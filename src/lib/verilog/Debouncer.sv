==> flow/design.v <==
module Debouncer (
  input clock,
  input in_0,
  output out_0
  );
  parameter DEBOUNCE_LIMIT = 250000;
  reg r_State = 1'b0;
  reg [17:0] r_Count = 0;
  always @(posedge clock) begin
    if (in_0 !== r_State && r_Count < DEBOUNCE_LIMIT)
      r_Count <= r_Count + 1;
    else if (r_Count == DEBOUNCE_LIMIT) begin
      r_Count <= 0;
      r_State <= in_0;
    end else
      r_Count <= 0;
  end
  assign out_0 = r_State;
endmodule
From RTL to reports: Debouncer
Tool output for the design above, in the order of the flow. Lines are those of the file above, counted from 1. Operators carry their Yosys type and port widths (W data, S select, Z words). Library cell names are shortened. A cell with - has no value.

Design top: Debouncer. Clock: clock. Library: sky130hd. Corner: tt_025C_1v80.

Elaborated design
Source: Yosys, flattened and elaborated, memories not mapped. Widths are those after wreduce. Registers that Yosys merges into a memory's read port (data or address) are not register bits. Print and check cells do not count. Equal cells are merged and count once.

The figure for $add $sub $neg is 1. $lt $le $gt $ge: 1. Under equal/unequal tests stands 2. Bitwise logic cells: 1. Reductions and logical operators: 2.

Operators by type and width (number): $add A18 B1 Y18 const B (1); $lt A18 B18 Y1 const B (1); $eq A18 B18 Y1 const B (1); $reduce_and A2 Y1 (1); $nex A1 B1 Y1 (1); $logic_and A1 B1 Y1 (1); $not A1 Y1 (1).

The entry for flip-flop bits (word level) reads 19. Under elaborated cells stands 9.

Longest topological paths
Longest topological path by Yosys (ltp), each cell counted once; first at word level (registers and memories cut), then after technology mapping (sequential cells cut; the memories' decode and read muxes count).

The figure for depth in word-level cells is 4. For ABC_AREA the number is 0. The figure for gate-level depth with buffers is 6. The figure for mapped depth without buffers is 6.

Mapped cells and area
Yosys stat after the flow's synthesis: flattened, memories mapped to cells. It holds for the ABC_AREA given above (unset counts as 0); a run with the other value may have another netlist. Totals and module areas in this step are rounded.

For cells in the netlist the number is 102. The figure for mapped area is 887 sq um. For sequential part of the area the number is 390 sq um. The figure for mapped flip-flops is 19. For buffer cells the number is 2.

Cells by type: dfxtp_1 (number 18, total area 360.346 sq um); xnor2_1 (number 13, total area 113.859 sq um); nor2_1 (number 24, total area 90.086 sq um); nand4_1 (number 6, total area 37.536 sq um); nor4_1 (number 5, total area 31.28 sq um); edfxtp_1 (number 1, total area 30.029 sq um); inv_1 (number 7, total area 26.275 sq um); ha_1 (number 2, total area 25.024 sq um); nand3_1 (number 5, total area 25.024 sq um); nor3_1 (number 4, total area 20.019 sq um); nand2_1 (number 5, total area 18.768 sq um); xor2_1 (number 2, total area 17.517 sq um); nor4_2 (number 1, total area 12.512 sq um); o31ai_2 (number 1, total area 12.512 sq um); buf_6 (number 1, total area 11.261 sq um); or4_4 (number 1, total area 11.261 sq um); nor3_2 (number 1, total area 10.01 sq um); a31o_2 (number 1, total area 8.758 sq um).

Not listed: further types 4, cells in them 4.

Worst setup path after synthesis
Path of least setup slack by OpenSTA after synthesis, without wires, with an ideal clock, recovery checks aside; 20% of the period is set as input and as output delay. Where synthesis merged equal registers, the netlist keeps one of their names.

Kind: register to register. Start point: register r_Count[0]. End point: register r_Count[16]. Under clock period stands 2130 ps. Setup time: 146 ps. The entry for time at the first pin reads 0 ps. Data arrival time: 1352 ps. For setup slack the number is 632 ps. Under path delay stands 1498 ps. The figure for stages on the path is 6. Under path buffers stands 0. Synthesis period reached: 1498 ps.

"path delay" = arrival - input delay + setup time. "stages on the path" counts driving pins, that of a launching flip-flop among them; a cell with two outputs on the path counts twice. "synthesis period reached" = period - worst setup slack (recovery checks aside). The figure is calculated, with input and output delays left at 20% of the set period. Between the ends stands the longest chain of elaborated cells between them, by number of cells; it is not shown to be the way that was timed. Of several equally long chains one is given. A line is the first line of the expression or statement that the cell stems from. Yosys adds cells for indexed reads and writes and turns some case tables into memories. At most two assigning lines are given for a register; there are more.

Cells stage by stage: dfxtp_1 > ha_1 > nand3_1 > nor4_2 > a31o_2 > a21oi_1. Cells in the longest elaborated chain: 2. The figure for elaborated cells on any way between the ends is 3. Classes of those cells: add/sub (1); compare (1); reduce/logical (1).

Ends and longest elaborated chain, after synthesis: start: declaration (line 8) `reg [17:0] r_Count = 0;`; start: assignment (line 11) `r_Count <= r_Count + 1;`; start: assignment (line 13) `r_Count <= 0;`; $lt A18 B18 Y1 (line 10) `if (in_0 !== r_State && r_Count < DEBOUNCE_LIMIT)`; $logic_and A1 B1 Y1 (line 10); end: assignment (line 11); end: assignment (line 13); end: declaration (line 8).

Timing after layout
Path of least setup slack in the final report of stored run 1 (OpenROAD, finished layout, wires in). Where an end is a register, its clock arrival counts in the times. The report prints the path's times to 10 ps; the period is as set.

Kind: register to output. Start point: register r_State. End point: output out_0. Under clock period stands 2550 ps. Output delay: 510 ps. The entry for time at the first pin reads 290 ps. Data arrival time: 1210 ps. For setup slack the number is 830 ps. The figure for stages on the path is 2. Under path buffers stands 1.

Cells stage by stage: edfxtp_1 > clkdlybuf4s50_1. Cells in the longest elaborated chain: 0. The figure for elaborated cells on any way between the ends is 0.

Ends and longest elaborated chain, after layout: start: declaration (line 7) `reg r_State = 1'b0;`; start: assignment (line 14) `r_State <= in_0;`; end: declaration (line 4) `output out_0`.

Module Debouncer, platform sky130hd: 2 stored runs of the flow (Yosys, OpenROAD) with differing settings, in no particular order. Input and output delays are each 20% of the period that was set; the output load is 0.01 pF. "reached clock period": clock period set for the run, less the worst setup slack. It is reckoned from that one timing run; input and output delays stay at 20% of the period that was set. By "time used up by the worst setup path" is meant the share of the clock period that the worst setup path is allowed (20% is reserved at inputs, 20% at outputs), minus its slack. Clock arrival times at its registers enter into it. "total power of the final layout": no workload was simulated; the value follows from the tool's default switching activity. "time used up by the worst setup path" is known to 10 ps. Results are given in rounded form.

Stored run 1 has these settings: period_ns 2.55; CORE_UTILIZATION 25; SETUP_SLACK_MARGIN 0.15; PLACE_DENSITY_LB_ADDON 0.11; CORE_MARGIN 3; CELL_PAD_IN_SITES_DETAIL_PLACEMENT 0; ABC_AREA 0; CTS_CLUSTER_SIZE 55; MAX_ROUTING_LAYER met4; CAP_MARGIN 20; SLEW_MARGIN 20. The measured post-route setup TNS is 0 ps. The worst hold slack is 487 ps. The time used up by the worst setup path is 1210 ps. Class of the worst setup path: register to output. The synthesis area reads 887 sq um. The total power of the final layout stands at 0.477 mW. The utilization in the final report reads 0.29. The reached clock period stands at 1719 ps. The worst slack on setup checks reads 831 ps. The standard-cell area after layout comes to 982 sq um. The full die area stands at 4300 sq um.

Stored run 2 has these settings: period_ns 1.07; CORE_UTILIZATION 38; PLACE_DENSITY 0.47; CORE_ASPECT_RATIO 0.59; CELL_PAD_IN_SITES_DETAIL_PLACEMENT 0; TNS_END_PERCENT 80; GPL_TIMING_DRIVEN 0; GPL_ROUTABILITY_DRIVEN 1; CTS_CLUSTER_SIZE 39; MIN_ROUTING_LAYER met2; CAP_MARGIN 20; CORE_MARGIN 2; SLEW_MARGIN 20. The synthesis area reads 887 sq um. The measured post-route setup TNS is -7760 ps. The time used up by the worst setup path is 1560 ps. Class of the worst setup path: register to register. The reached clock period stands at 1562 ps. The standard-cell area after layout comes to 1270 sq um. The worst slack on setup checks reads -492 ps. The utilization in the final report reads 0.572. The full die area stands at 2750 sq um. The worst hold slack is 493 ps. The total power of the final layout stands at 1.32 mW.
